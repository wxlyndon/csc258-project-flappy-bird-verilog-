==> flow/design.v <==
module VGA_Bitgen(
	 input clk,
    input bright,
    input [9:0] x,
    input [9:0] y,
	 input [9:0] bird_y_pos,
	 input [9:0] tube1_x_pos,
	 input [9:0] tube1_y_pos,
	 input [9:0] tube2_x_pos,
	 input [9:0] tube2_y_pos,
	 input [9:0] tube3_x_pos,
	 input [9:0] tube3_y_pos,
	 input game_end,
	 input [7:0] score,
    output reg [7:0] red,
	 output reg [7:0] green,
	 output reg [7:0] blue
    );
	wire [9:0] bird_x_pos;
	assign bird_x_pos = 10'd180;
	reg [3:0] dig_2;
	reg [3:0] dig_1;
	reg [3:0] dig_0;
	reg Dig0Seg0, Dig0Seg1, Dig0Seg2, Dig0Seg3, Dig0Seg4, Dig0Seg5, Dig0Seg6;
	reg Dig1Seg0, Dig1Seg1, Dig1Seg2, Dig1Seg3, Dig1Seg4, Dig1Seg5, Dig1Seg6;
	reg Dig2Seg0, Dig2Seg1, Dig2Seg2, Dig2Seg3, Dig2Seg4, Dig2Seg5, Dig2Seg6;
	reg digit_display_2, digit_display_1, digit_display_0;
	always @ (posedge clk) begin
		if (~game_end) 
		begin
			if (~bright)
			begin
				red = 8'b0;
				green = 8'b0;
				blue = 8'b0;
			end	
			else if ((x >= bird_x_pos - 10'd15) && (x <= bird_x_pos + 10'd15) && (y >= bird_y_pos - 10'd15) && (y <= bird_y_pos + 10'd15))
			begin
				red = 8'b11111111;
				green = 8'b0;
				blue = 8'b0;
			end	
			else if (
				((x >= tube1_x_pos - 10'd30) && (x <= tube1_x_pos + 10'd30) && ((y >= tube1_y_pos + 10'd50) || (y <= tube1_y_pos - 10'd50))) || 
				((x >= tube2_x_pos - 10'd30) && (x <= tube2_x_pos + 10'd30) && ((y >= tube2_y_pos + 10'd50) || (y <= tube2_y_pos - 10'd50))) || 
				((x >= tube3_x_pos - 10'd30) && (x <= tube3_x_pos + 10'd30) && ((y >= tube3_y_pos + 10'd50) || (y <= tube3_y_pos - 10'd50)))
				)
				begin
				red = 8'b0;
				green = 8'b11111111;
				blue = 8'b0; 
				end
			else
			begin
				red = 8'b0;
				green = 8'b0;
				blue = 8'b11111111;
				end
		end
		else begin
			dig_2 = score / 8'd100;
			dig_1 = (score / 8'd10) % 8'd10;
			dig_0 = score % 8'd10;
			Dig0Seg0 = ((x >= 10'd559) & (x <= 10'd609) & (y >= 10'd160) & (y <= 10'd170));
			Dig0Seg1 = ((x >= 10'd614) & (x <= 10'd624) & (y >= 10'd160) & (y <= 10'd237));
			Dig0Seg2 = ((x >= 10'd614) & (x <= 10'd624) & (y >= 10'd243) & (y <= 10'd320));
			Dig0Seg3 = ((x >= 10'd559) & (x <= 10'd609) & (y >= 10'd310) & (y <= 10'd320));
			Dig0Seg4 = ((x >= 10'd544) & (x <= 10'd554) & (y >= 10'd243) & (y <= 10'd320));
			Dig0Seg5 = ((x >= 10'd544) & (x <= 10'd554) & (y >= 10'd160) & (y <= 10'd237));
			Dig0Seg6 = ((x >= 10'd559) & (x <= 10'd609) & (y >= 10'd235) & (y <= 10'd245));
			Dig1Seg0 = ((x + 10'd120 >= 10'd559) & (x + 10'd120 <= 10'd609) & (y >= 10'd160) & (y <= 10'd170));
			Dig1Seg1 = ((x + 10'd120 >= 10'd614) & (x + 10'd120 <= 10'd624) & (y >= 10'd160) & (y <= 10'd237));
			Dig1Seg2 = ((x + 10'd120 >= 10'd614) & (x + 10'd120 <= 10'd624) & (y >= 10'd243) & (y <= 10'd320));
			Dig1Seg3 = ((x + 10'd120 >= 10'd559) & (x + 10'd120 <= 10'd609) & (y >= 10'd310) & (y <= 10'd320));
			Dig1Seg4 = ((x + 10'd120 >= 10'd544) & (x + 10'd120 <= 10'd554) & (y >= 10'd243) & (y <= 10'd320));
			Dig1Seg5 = ((x + 10'd120 >= 10'd544) & (x + 10'd120 <= 10'd554) & (y >= 10'd160) & (y <= 10'd237));
			Dig1Seg6 = ((x + 10'd120 >= 10'd559) & (x + 10'd120 <= 10'd609) & (y >= 10'd235) & (y <= 10'd245));
			Dig2Seg0 = ((x + 10'd240 >= 10'd559) & (x + 10'd240 <= 10'd609) & (y >= 10'd160) & (y <= 10'd170));
			Dig2Seg1 = ((x + 10'd240 >= 10'd614) & (x + 10'd240 <= 10'd624) & (y >= 10'd160) & (y <= 10'd237));
			Dig2Seg2 = ((x + 10'd240 >= 10'd614) & (x + 10'd240 <= 10'd624) & (y >= 10'd243) & (y <= 10'd320));
			Dig2Seg3 = ((x + 10'd240 >= 10'd559) & (x + 10'd240 <= 10'd609) & (y >= 10'd310) & (y <= 10'd320));
			Dig2Seg4 = ((x + 10'd240 >= 10'd544) & (x + 10'd240 <= 10'd554) & (y >= 10'd243) & (y <= 10'd320));
			Dig2Seg5 = ((x + 10'd240 >= 10'd544) & (x + 10'd240 <= 10'd554) & (y >= 10'd160) & (y <= 10'd237));
			Dig2Seg6 = ((x + 10'd240 >= 10'd559) & (x + 10'd240 <= 10'd609) & (y >= 10'd235) & (y <= 10'd245));
			case (dig_2)
				8'd0: digit_display_2 = (Dig2Seg0 | Dig2Seg1 | Dig2Seg2 | Dig2Seg3 | Dig2Seg4 | Dig2Seg5);
				8'd1: digit_display_2 = (Dig2Seg1 | Dig2Seg2);
				8'd2: digit_display_2 = (Dig2Seg0 | Dig2Seg1 | Dig2Seg6 | Dig2Seg4 | Dig2Seg3);
				8'd3: digit_display_2 = (Dig2Seg0 | Dig2Seg1 | Dig2Seg6 | Dig2Seg2 | Dig2Seg3);
				8'd4: digit_display_2 = (Dig2Seg5 | Dig2Seg6 | Dig2Seg1 | Dig2Seg2);
				8'd5: digit_display_2 = (Dig2Seg0 | Dig2Seg5 | Dig2Seg6 | Dig2Seg2 | Dig2Seg3);
				8'd6: digit_display_2 = (Dig2Seg0 | Dig2Seg5 | Dig2Seg6 | Dig2Seg2 | Dig2Seg3 | Dig2Seg4);
				8'd7: digit_display_2 = (Dig2Seg0 | Dig2Seg1 | Dig2Seg2);
				8'd8: digit_display_2 = (Dig2Seg0 | Dig2Seg1 | Dig2Seg2 | Dig2Seg3 | Dig2Seg4 | Dig2Seg5 | Dig2Seg6);
				8'd9: digit_display_2 = (Dig2Seg0 | Dig2Seg5 | Dig2Seg6 | Dig2Seg1 | Dig2Seg2 | Dig2Seg3);
				default: digit_display_2 = 1'b0;
			endcase
			case (dig_1)
				8'd0: digit_display_1 = (Dig1Seg0 | Dig1Seg1 | Dig1Seg2 | Dig1Seg3 | Dig1Seg4 | Dig1Seg5);
				8'd1: digit_display_1 = (Dig1Seg1 | Dig1Seg2);
				8'd2: digit_display_1 = (Dig1Seg0 | Dig1Seg1 | Dig1Seg6 | Dig1Seg4 | Dig1Seg3);
				8'd3: digit_display_1 = (Dig1Seg0 | Dig1Seg1 | Dig1Seg6 | Dig1Seg2 | Dig1Seg3);
				8'd4: digit_display_1 = (Dig1Seg5 | Dig1Seg6 | Dig1Seg1 | Dig1Seg2);
				8'd5: digit_display_1 = (Dig1Seg0 | Dig1Seg5 | Dig1Seg6 | Dig1Seg2 | Dig1Seg3);
				8'd6: digit_display_1 = (Dig1Seg0 | Dig1Seg5 | Dig1Seg6 | Dig1Seg2 | Dig1Seg3 | Dig1Seg4);
				8'd7: digit_display_1 = (Dig1Seg0 | Dig1Seg1 | Dig1Seg2);
				8'd8: digit_display_1 = (Dig1Seg0 | Dig1Seg1 | Dig1Seg2 | Dig1Seg3 | Dig1Seg4 | Dig1Seg5 | Dig1Seg6);
				8'd9: digit_display_1 = (Dig1Seg0 | Dig1Seg5 | Dig1Seg6 | Dig1Seg1 | Dig1Seg2 | Dig1Seg3);
				default: digit_display_1 = 1'b0;
			endcase
			case (dig_0)
				8'd0: digit_display_0 = (Dig0Seg0 | Dig0Seg1 | Dig0Seg2 | Dig0Seg3 | Dig0Seg4 | Dig0Seg5);
				8'd1: digit_display_0 = (Dig0Seg1 | Dig0Seg2);
				8'd2: digit_display_0 = (Dig0Seg0 | Dig0Seg1 | Dig0Seg6 | Dig0Seg4 | Dig0Seg3);
				8'd3: digit_display_0 = (Dig0Seg0 | Dig0Seg1 | Dig0Seg6 | Dig0Seg2 | Dig0Seg3);
				8'd4: digit_display_0 = (Dig0Seg5 | Dig0Seg6 | Dig0Seg1 | Dig0Seg2);
				8'd5: digit_display_0 = (Dig0Seg0 | Dig0Seg5 | Dig0Seg6 | Dig0Seg2 | Dig0Seg3);
				8'd6: digit_display_0 = (Dig0Seg0 | Dig0Seg5 | Dig0Seg6 | Dig0Seg2 | Dig0Seg3 | Dig0Seg4);
				8'd7: digit_display_0 = (Dig0Seg0 | Dig0Seg1 | Dig0Seg2);
				8'd8: digit_display_0 = (Dig0Seg0 | Dig0Seg1 | Dig0Seg2 | Dig0Seg3 | Dig0Seg4 | Dig0Seg5 | Dig0Seg6);
				8'd9: digit_display_0 = (Dig0Seg0 | Dig0Seg5 | Dig0Seg6 | Dig0Seg1 | Dig0Seg2 | Dig0Seg3);
				default: digit_display_0 = 1'b0;
			endcase
			if (digit_display_2 | digit_display_1 | digit_display_0)
			begin
				red = 8'b11111111;
				green = 8'b11111111;
				blue = 8'b11111111;
			end
			else
			begin
				red = 8'b00000000;
				green = 8'b00000000;
				blue = 8'b00000000;
			end	
		end
	end
endmodule
# Tool chain data of VGA_Bitgen

Tool output for the design above, in the order of the flow.
Lines are those of the file above, counted from 1.
Operators carry their Yosys type and port widths (W data, S select, Z words).
Library cell names are shortened.
The mark n/a stands for no value.

Top module: VGA_Bitgen
Clock input: clk
Cell library: sky130hd
Corner: tt_025C_1v80

# Word-level counts

Source: Yosys, flattened and elaborated, memories not mapped. Widths are those after wreduce; folded enables and synchronous resets count as part of the registers. Registers that Yosys merges into a memory's read port (data or address) are not register bits. Print and check cells do not count. Equal cells are merged and count once.

Add/subtract/negate cells: 16
Multiply operators: 0
Divide/modulo/power cells: 4
Magnitude comparators: 42
Equal/unequal tests: 27
Shift operators: 0
Muxes and demuxes: 18
Bitwise logic cells: 122
Reductions and logical operators: 17

Operators by type and width:

| operator                | count |
| $mux W8                 | 12 |
| $ge A10 B10 Y1 const B  | 9 |
| $le A10 B10 Y1 const B  | 9 |
| $or A1 B1 Y1            | 71 |
| $ge A10 B10 Y1          | 7 |
| $le A10 B10 Y1          | 7 |
| $mod A8 B4 Y8 const B   | 2 |
| $div A8 B7 Y8 const B   | 1 |
| $and A1 B1 Y1           | 51 |
| $eq A4 B3 Y1 const B    | 12 |
| $ge A10 B8 Y1 const B   | 4 |
| $le A10 B8 Y1 const B   | 4 |
| $div A8 B4 Y8 const B   | 1 |
| $add A10 B5 Y10 const B | 3 |
| $sub A10 B5 Y10 const B | 3 |
| $add A10 B6 Y10 const B | 3 |
| $sub A10 B6 Y10 const B | 3 |
| $pmux W1 S10            | 3 |
| $eq A4 B2 Y1 const B    | 6 |
| $eq A4 B4 Y1 const B    | 6 |
| $eq A4 B1 Y1 const B    | 3 |
| $logic_not A4 Y1        | 3 |
| $add A10 B4 Y10 const B | 1 |
| $sub A10 B4 Y10 const B | 1 |
| $add A10 B7 Y10 const B | 1 |
| $add A10 B8 Y10 const B | 1 |
| $ge A10 B9 Y1 const B   | 1 |
| $le A10 B9 Y1 const B   | 1 |

Other operator kinds: 3; their cells: 17.

Flip-flop bits (word level): 24
Bits in latches: 0
RAM bits: 0
Memory bits (read-only): 0
Word width x clocked read ports: 0
Memories: 0
Input port bits: 101
Output and inout bits: 24
Word-level cells: 249

# Depth

Longest topological path by Yosys (ltp), each cell counted once; first at word level (registers and memories cut), then after technology mapping (sequential cells cut; the memories' decode and read muxes count).

Depth after elaboration: 17
ABC_AREA: 0
Mapped depth: 24
Mapped depth without buffers: 21

# After synthesis

The flow's flattened synthesis, as Yosys stat reports it; memories are mapped. The netlist is that of the ABC_AREA named above (0 if unset); the other value can give another one.
Totals and module areas in this step are rounded.

Mapped cells: 1020
Mapped area: 0.00752 mm^2
Mapped flip-flops: 3
Buffers: 73

Cell types:

| cell     | count |
| ha_1     | 152 |
| xor2_1   | 54 |
| xnor2_1  | 53 |
| a21o_1   | 38 |
| a21oi_1  | 56 |
| nor2_1   | 60 |
| o21ai_0  | 45 |
| nand2_1  | 58 |
| nand3_1  | 39 |
| buf_4    | 25 |
| inv_1    | 47 |
| nand2b_1 | 25 |
| nor3_1   | 31 |
| clkbuf_1 | 37 |
| nand4_1  | 22 |
| nor2b_1  | 17 |
| o21a_1   | 14 |
| a211oi_1 | 13 |

Not listed: further types 72, cells in them 234.

# Timing after synthesis

OpenSTA on the mapped netlist: ideal clock, no wires. The path of least setup slack (recovery checks aside). Input and output delay are each 20% of the period. Register names are those of the netlist, which keeps one name where synthesis merged equal registers.

Kind: input -> register
Start point: input port (name not given)
End point: register blue[6]
Clock period: 4.39 ns
Input delay: 0.878 ns
Setup time: 0.081 ns
Time at the first pin: 0.878 ns
Data arrival time: 4.386 ns
Setup slack: -0.077 ns
Path delay: 3.589 ns
Driving pins on the path: 24
Path buffers: 3
Synthesis period reached: 4.467 ns

"path delay" = arrival - input delay + setup time.
"driving pins on the path" counts driving pins, that of a launching flip-flop among them; a cell with two outputs on the path counts twice.
"synthesis period reached" is the clock period less the worst setup slack; recovery checks do not enter. This is arithmetic on one report: input and output delays are still those of the set period (20% each).
The rows between start and end are the longest chain of elaborated cells between them; the timing report does not say that the signal goes this way. Where chains are equally long, one stands for them.
A line is the first line of the expression or statement that the cell stems from. Yosys adds cells for indexed reads and writes and turns some case tables into memories.
At most two assigning lines are given for a register; there are more.

Cells stage by stage: buf_4 > buf_4 > buf_2 > nor2_1 > mux2_2 > a21oi_1 > o21ai_0 > inv_1 > ha_1 > nand2_1 > inv_1 > o2111a_1 > nand2_1 > inv_1 > o21ai_0 > ha_1 > or2_2 > a211oi_1 > o21ai_0 > a21boi_0 > a211oi_2 > o32ai_1 > nor4_1 > a41oi_1
Cells in the longest elaborated chain: 9

RTL lines, path after synthesis:

| element                   | RTL line | RTL |
| start: declaration        | 14       |  |
| $div A8 B4 Y8             | 62       |  |
| $mod A8 B4 Y8             | 62       |  |
| $eq A4 B4 Y1              | 98       | `case (dig_1)` |
| $pmux W1 S10              | 98       |  |
| $mux W1                   | 29       | `if (~game_end)` |
| $or A1 B1 Y1 (2 in a row) | 124      | `if (digit_display_2 \| digit_display_1 \| digit_display_0)` |
| $mux W8                   | 124      |  |
| $mux W8                   | 29       |  |
| end: assignment           | 35       | `blue = 8'b0;` |
| end: assignment           | 41       | `blue = 8'b0;` |
| end: declaration          | 17       | `output reg [7:0] blue` |

# Worst path after layout

Path of least setup slack in the final report of run A (OpenROAD, finished layout, wires in). Where an end is a register, its clock arrival counts in the times.

Kind: input -> register
Start point: input port (name not given)
End point: register red[6]
Clock period: 7.4 ns
Input delay: 1.48 ns
Setup time: 0.08 ns
Time at the first pin: 1.48 ns
Data arrival time: 6.16 ns
Setup slack: 1.38 ns
Driving pins on the path: 23
Path buffers: 2

The rows between start and end are the longest chain of elaborated cells between them; the timing report does not say that the signal goes this way. Where chains are equally long, one stands for them.
At most two assigning lines are given for a register; there are more.

Cells stage by stage: clkdlybuf4s50_1 > buf_4 > nor2b_1 > nor3_1 > nor2_1 > o21ai_0 > inv_1 > ha_1 > nand2_1 > inv_1 > o2111a_1 > nand2_1 > inv_1 > o21ai_0 > ha_1 > or2_2 > a211oi_1 > o21ai_0 > a21boi_0 > a211oi_2 > o32ai_1 > nor4_1 > a41oi_1
Cells in the longest elaborated chain: 9

RTL lines, path after layout:

| element                   | RTL line | RTL |
| start: declaration        | 14       |  |
| $div A8 B4 Y8             | 62       |  |
| $mod A8 B4 Y8             | 62       |  |
| $eq A4 B4 Y1              | 98       | `case (dig_1)` |
| $pmux W1 S10              | 98       |  |
| $mux W1                   | 29       | `if (~game_end)` |
| $or A1 B1 Y1 (2 in a row) | 124      | `if (digit_display_2 \| digit_display_1 \| digit_display_0)` |
| $mux W8                   | 124      |  |
| $mux W8                   | 29       |  |
| end: assignment           | 33       | `red = 8'b0;` |
| end: assignment           | 39       | `red = 8'b11111111;` |
| end: declaration          | 15       | `output reg [7:0] red,` |

--- measured runs ---
Below are 2 stored runs of the flow (Yosys, OpenROAD; platform sky130hd) on VGA_Bitgen, each with its settings and what was measured, unordered. Constraints: input delay and output delay 20% of the set period each, output load 0.01 pF.
"clock period reached" = clock period - worst setup slack. The figure is calculated, with input and output delays left at 20% of the set period.
"time on the worst setup path" = time allowed to the worst setup path (clock period - input delay - output delay, where it has them) - its slack; a late launch clock adds to it, a late capture clock takes from it.
"power consumption" rests on the timing tool's default activity at the inputs, not on a simulated workload.
The measured numbers are rounded.
Settings: - = not set for that run.

| setting or result                         | run A             | run B             |
| period_ns                                 | 7.4               | 6.59              |
| CORE_UTILIZATION                          | 35                | 40                |
| PLACE_DENSITY_LB_ADDON                    | 0.05              | -                 |
| CORE_MARGIN                               | 7                 | 2                 |
| GPL_TIMING_DRIVEN                         | 1                 | -                 |
| GPL_ROUTABILITY_DRIVEN                    | 1                 | -                 |
| CAP_MARGIN                                | 10                | 20                |
| MIN_ROUTING_LAYER                         | met1              | -                 |
| MAX_ROUTING_LAYER                         | met4              | -                 |
| SLEW_MARGIN                               | 20                | 20                |
| mapped cell area after synthesis (mm^2)   | 0.00752           | 0.00752           |
| die area (mm^2)                           | 0.0258            | 0.0199            |
| standard-cell area after routing (mm^2)   | 0.00883           | 0.00883           |
| utilization after routing                 | 0.42              | 0.475             |
| worst setup slack after layout (ns)       | 1.38              | 0.906             |
| total negative slack on setup checks (ns) | 0.000             | 0.000             |
| worst-case hold slack (ns)                | 1.97              | 1.79              |
| power consumption (uW)                    | 705               | 792               |
| clock period reached (ns)                 | 6.024             | 5.684             |
| time on the worst setup path (ns)         | 4.54              | 4.37              |
| critical path kind                        | input -> register | input -> register |
--- end ---
