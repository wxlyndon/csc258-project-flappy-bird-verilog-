==> flow/design.v <==
module VGA_Controller(
	input clk,
	input clr,
	output reg vga_HS,
	output reg vga_VS,
	output reg [9:0] X,
	output reg [9:0] Y,
	output reg display
);
	parameter H_color_scan=640;
	parameter H_front_porch=16;
	parameter H_synch_pulse=96;
	parameter H_back_porch=48;
	parameter H_scan_width=800;
	parameter V_color_scan=480;
	parameter V_front_porch=10;
	parameter V_synch_pulse=2;
	parameter V_back_porch=33;
	parameter V_scan_width=525;
	reg [9:0] V_pos,H_pos;
	assign counterX=H_pos;
	assign counterY=V_pos;
	always @(posedge clk, negedge clr) begin
	 if (!clr) begin
		H_pos <= 0;
		V_pos <= 0;
		end
	 else begin
		if(H_pos < H_scan_width) begin
			H_pos <= H_pos + 1;
		end else begin  
			H_pos <= 0;
			if(V_pos < V_scan_width) begin
				V_pos <= V_pos + 1;
			end else begin
				V_pos <= 0;
			end
		end
		if(H_pos > H_front_porch && H_pos < (H_front_porch+H_synch_pulse)) begin
			vga_HS <= 1'b0;
		end else begin
			vga_HS <= 1'b1;
		end
		if(V_pos > V_front_porch && V_pos < (V_front_porch+V_synch_pulse)) begin
			vga_VS <= 1'b0;
		end else begin
			vga_VS <= 1'b1;
		end
		if((H_pos > (H_front_porch + H_synch_pulse + H_back_porch))) begin  
				display <= 1'b1;
				X <= H_pos - (H_front_porch + H_synch_pulse + H_back_porch -1) + 144;
				Y <= V_pos - (V_front_porch + V_synch_pulse + V_back_porch -1);
		end else begin
				display <= 1'b0;
				X <= 0;
				Y <= 0;
		end
		end
	end
endmodule
---- Reports on VGA_Controller ----
Tool output for the design above, in the order of the flow.
Lines are those of the file above, counted from 1.
The mark -- stands for no value.
inputs
  design top .............................. VGA_Controller
  clock port .............................. clk
  cell library ............................ sky130hd
  timing corner ........................... tt_025C_1v80

---- Word level ----
Counts by Yosys on the flattened word-level netlist (proc, flatten, opt, wreduce; memories kept). Register bits leave out memories and registers merged into their read ports (data or address); mux counts leave out enables and synchronous resets folded into registers. Print and check cells are left out. Cells with the same type and inputs are merged into one.
operators by class
  $add $sub $neg .......................... 5
  order comparisons ....................... 7
  multiplexer cells ....................... 5
  reductions and logical operators ........ 2
operators with widths
  kind                                                                               count
  10-bit by 1-bit adder with 10-bit output (second input constant)                   2
  10-bit < comparator (second input constant)                                        2
  10-bit two-way mux                                                                 2
  10-bit by 4-bit greater-than comparator with 1-bit output (second input constant)  1
  10-bit by 4-bit < comparator with 1-bit output (second input constant)             1
  10-bit by 5-bit greater-than comparator with 1-bit output (second input constant)  1
  10-bit by 6-bit subtractor with 10-bit output (second input constant)              1
  10-bit by 7-bit < comparator with 1-bit output (second input constant)             1
  10-bit by 8-bit subtractor with 10-bit output (second input constant)              1
  10-bit by 8-bit greater-than comparator with 1-bit output (second input constant)  1
  10-bit by 9-bit adder with 10-bit output (second input constant)                   1
  1-bit two-way mux                                                                  3
  1-bit logical AND                                                                  2
bit counts
  bits in registers ....................... 43
  cells after elaboration ................. 26

---- Depth ----
Depth = most cells in a row (Yosys ltp): at word level without a register or memory, in the mapped netlist without a sequential cell, where the memories' decode and read muxes count.
logic depth
  word-level depth ........................ 3
  ABC_AREA ................................ 0
  gate-level depth with buffers ........... 7

---- After synthesis ----
The flow's flattened synthesis, as Yosys stat reports it; memories are mapped. The netlist is that of the ABC_AREA named above (0 if unset); the other value can give another one.
The area totals of this step are shown rounded.
cells by type
  type                       count  area in all (sq um)
  sky130_fd_sc_hd__edfxtp_1  23     690.662
  sky130_fd_sc_hd__dfrtp_1   20     500.48
  sky130_fd_sc_hd__nor2_1    30     112.608
  sky130_fd_sc_hd__xnor2_1   11     96.342
  sky130_fd_sc_hd__ha_1      7      87.584
  sky130_fd_sc_hd__xor2_1    7      61.309
  sky130_fd_sc_hd__nand2_1   12     45.043
  sky130_fd_sc_hd__nand3_1   7      35.034
  sky130_fd_sc_hd__nor3_1    7      35.034
  sky130_fd_sc_hd__clkbuf_1  8      30.029
  sky130_fd_sc_hd__a21oi_1   5      25.024
  sky130_fd_sc_hd__buf_2     5      25.024
  sky130_fd_sc_hd__nor2b_1   4      25.024
  sky130_fd_sc_hd__buf_6     2      22.522
  sky130_fd_sc_hd__inv_1     6      22.522
  sky130_fd_sc_hd__o41a_1    2      22.522
  sky130_fd_sc_hd__o21ai_0   4      20.019
  sky130_fd_sc_hd__and3_1    3      18.768
Not listed: further types 23, cells in them 32.
mapped netlist
  cells in the netlist .................... 195
  synthesis area .......................... 2,100 sq um
  flip-flop cells ......................... 43
  buffer cells ............................ 15

---- Path before layout ----
OpenSTA on the mapped netlist: ideal clock, no wires. The path of least setup slack (recovery checks aside). Input and output delay are each 20% of the period. Register names are those of the netlist, which keeps one name where synthesis merged equal registers.
timing path after synthesis
  path type ............................... register -> register
  start point ............................. reg H_pos[5]
  end point ............................... reg Y[7]
  period .................................. 1.98 ns
  library setup time ...................... 0.266 ns
  data arrival time ....................... 1.485 ns
  path slack .............................. 0.229 ns
  path delay .............................. 1.751 ns
  stages on the path ...................... 6
  buffers on the path ..................... 2
  synthesis period reached ................ 1.751 ns
"path delay" is the arrival time less input delay plus setup time.
"stages on the path" counts driving pins, that of a launching flip-flop among them; a cell with two outputs on the path counts twice.
"synthesis period reached" is the clock period less the worst setup slack; recovery checks do not enter. This is arithmetic on one report: input and output delays are still those of the set period (20% each).
The rows between start and end are the longest chain of elaborated cells between them; the timing report does not say that the signal goes this way. Where chains are equally long, one stands for them.
Each line given opens the expression or statement behind the cell; cells for indexed reads and writes are added by Yosys, which also makes memories of some case tables.
A register here has more assigning lines than the two given.
on the way, after synthesis
  path through ............................ sky130_fd_sc_hd__dfrtp_1 -> sky130_fd_sc_hd__buf_2 -> sky130_fd_sc_hd__or2_2 -> sky130_fd_sc_hd__a311oi_1 -> sky130_fd_sc_hd__clkbuf_1 -> sky130_fd_sc_hd__nor2_1
  length of the longest elaborated chain .. 1
RTL lines, path after synthesis
  element                                                    RTL line  source
  from (decl)                                                20        reg [9:0] V_pos,H_pos;
  from (assign)                                              25        H_pos <= 0;
  from (assign)                                              30        H_pos <= H_pos + 1;
  10-bit by 8-bit greater-than comparator with 1-bit output  49        if((H_pos > (H_front_porch + H_synch_pulse + H_back_porch))) begin
  to (assign)                                                52        Y <= V_pos - (V_front_porch + V_synch_pulse + V_back_porch -1);
  to (assign)                                                56        Y <= 0;
  to (decl)                                                  7         output reg [9:0] Y,

---- Worst path after layout ----
Path of least setup slack in the final report of run A (OpenROAD, finished layout, wires in). Where an end is a register, its clock arrival counts in the times.
timing path after layout
  path type ............................... register -> register
  start point ............................. reg V_pos[6]
  end point ............................... reg V_pos[4]
  period .................................. 2.8 ns
  library setup time ...................... 0.09 ns
  data arrival time ....................... 2.23 ns
  path slack .............................. 0.77 ns
  stages on the path ...................... 5
  buffers on the path ..................... 0
The rows between start and end are the longest chain of elaborated cells between them; the timing report does not say that the signal goes this way. Where chains are equally long, one stands for them.
A register here has more assigning lines than the two given.
on the way, after layout
  path through ............................ sky130_fd_sc_hd__dfrtp_1 -> sky130_fd_sc_hd__or3_4 -> sky130_fd_sc_hd__o41a_1 -> sky130_fd_sc_hd__nand2b_1 -> sky130_fd_sc_hd__o31ai_2
  length of the longest elaborated chain .. 2
RTL lines, path after layout
  element              RTL line  source
  from (decl)          20        reg [9:0] V_pos,H_pos;
  from (assign)        26        V_pos <= 0;
  from (assign)        34        V_pos <= V_pos + 1;
  10-bit < comparator  33        if(V_pos < V_scan_width) begin
  10-bit two-way mux   33
  to (assign)          34
  to (assign)          36        V_pos <= 0;
  to (decl)            20

Subject: flow runs of VGA_Controller

Hi,

Below are 2 stored runs of the flow (Yosys, OpenROAD; platform sky130hd) on VGA_Controller, each with its settings and what was measured, unordered. Constraints: input delay and output delay 20% of the set period each, output load 0.01 pF.
"period reached" means the clock period less the worst setup slack. The figure is calculated, with input and output delays left at 20% of the set period.
The measured numbers are rounded.

---- run A ----
settings
  period_ns = 2.8
  CORE_UTILIZATION = 21
  PLACE_DENSITY = 0.44
  CORE_ASPECT_RATIO = 0.76
  CORE_MARGIN = 10
  CELL_PAD_IN_SITES_GLOBAL_PLACEMENT = 2
  TNS_END_PERCENT = 20
  ABC_AREA = 0
  GPL_TIMING_DRIVEN = 1
  GPL_ROUTABILITY_DRIVEN = 0
  CTS_CLUSTER_SIZE = 17
  SLEW_MARGIN = 35
  MAX_ROUTING_LAYER = met5
  CAP_MARGIN = 20
results
  synthesis area .......................... 2,100 sq um
  die outline area ........................ 15,000 sq um
  final utilization ....................... 27%
  worst setup slack after layout .......... 0.77 ns
  total negative slack .................... 0.000 ns
  period reached .......................... 2.033 ns

---- run B ----
settings
  period_ns = 1.36
  CAP_MARGIN = 20
  CORE_MARGIN = 2
  CORE_UTILIZATION = 40
  SLEW_MARGIN = 20
results
  synthesis area .......................... 2,100 sq um
  die outline area ........................ 5,900 sq um
  final utilization ....................... 63%
  worst setup slack after layout .......... -0.32 ns
  total negative slack .................... -9.4 ns
  period reached .......................... 1.682 ns

Regards
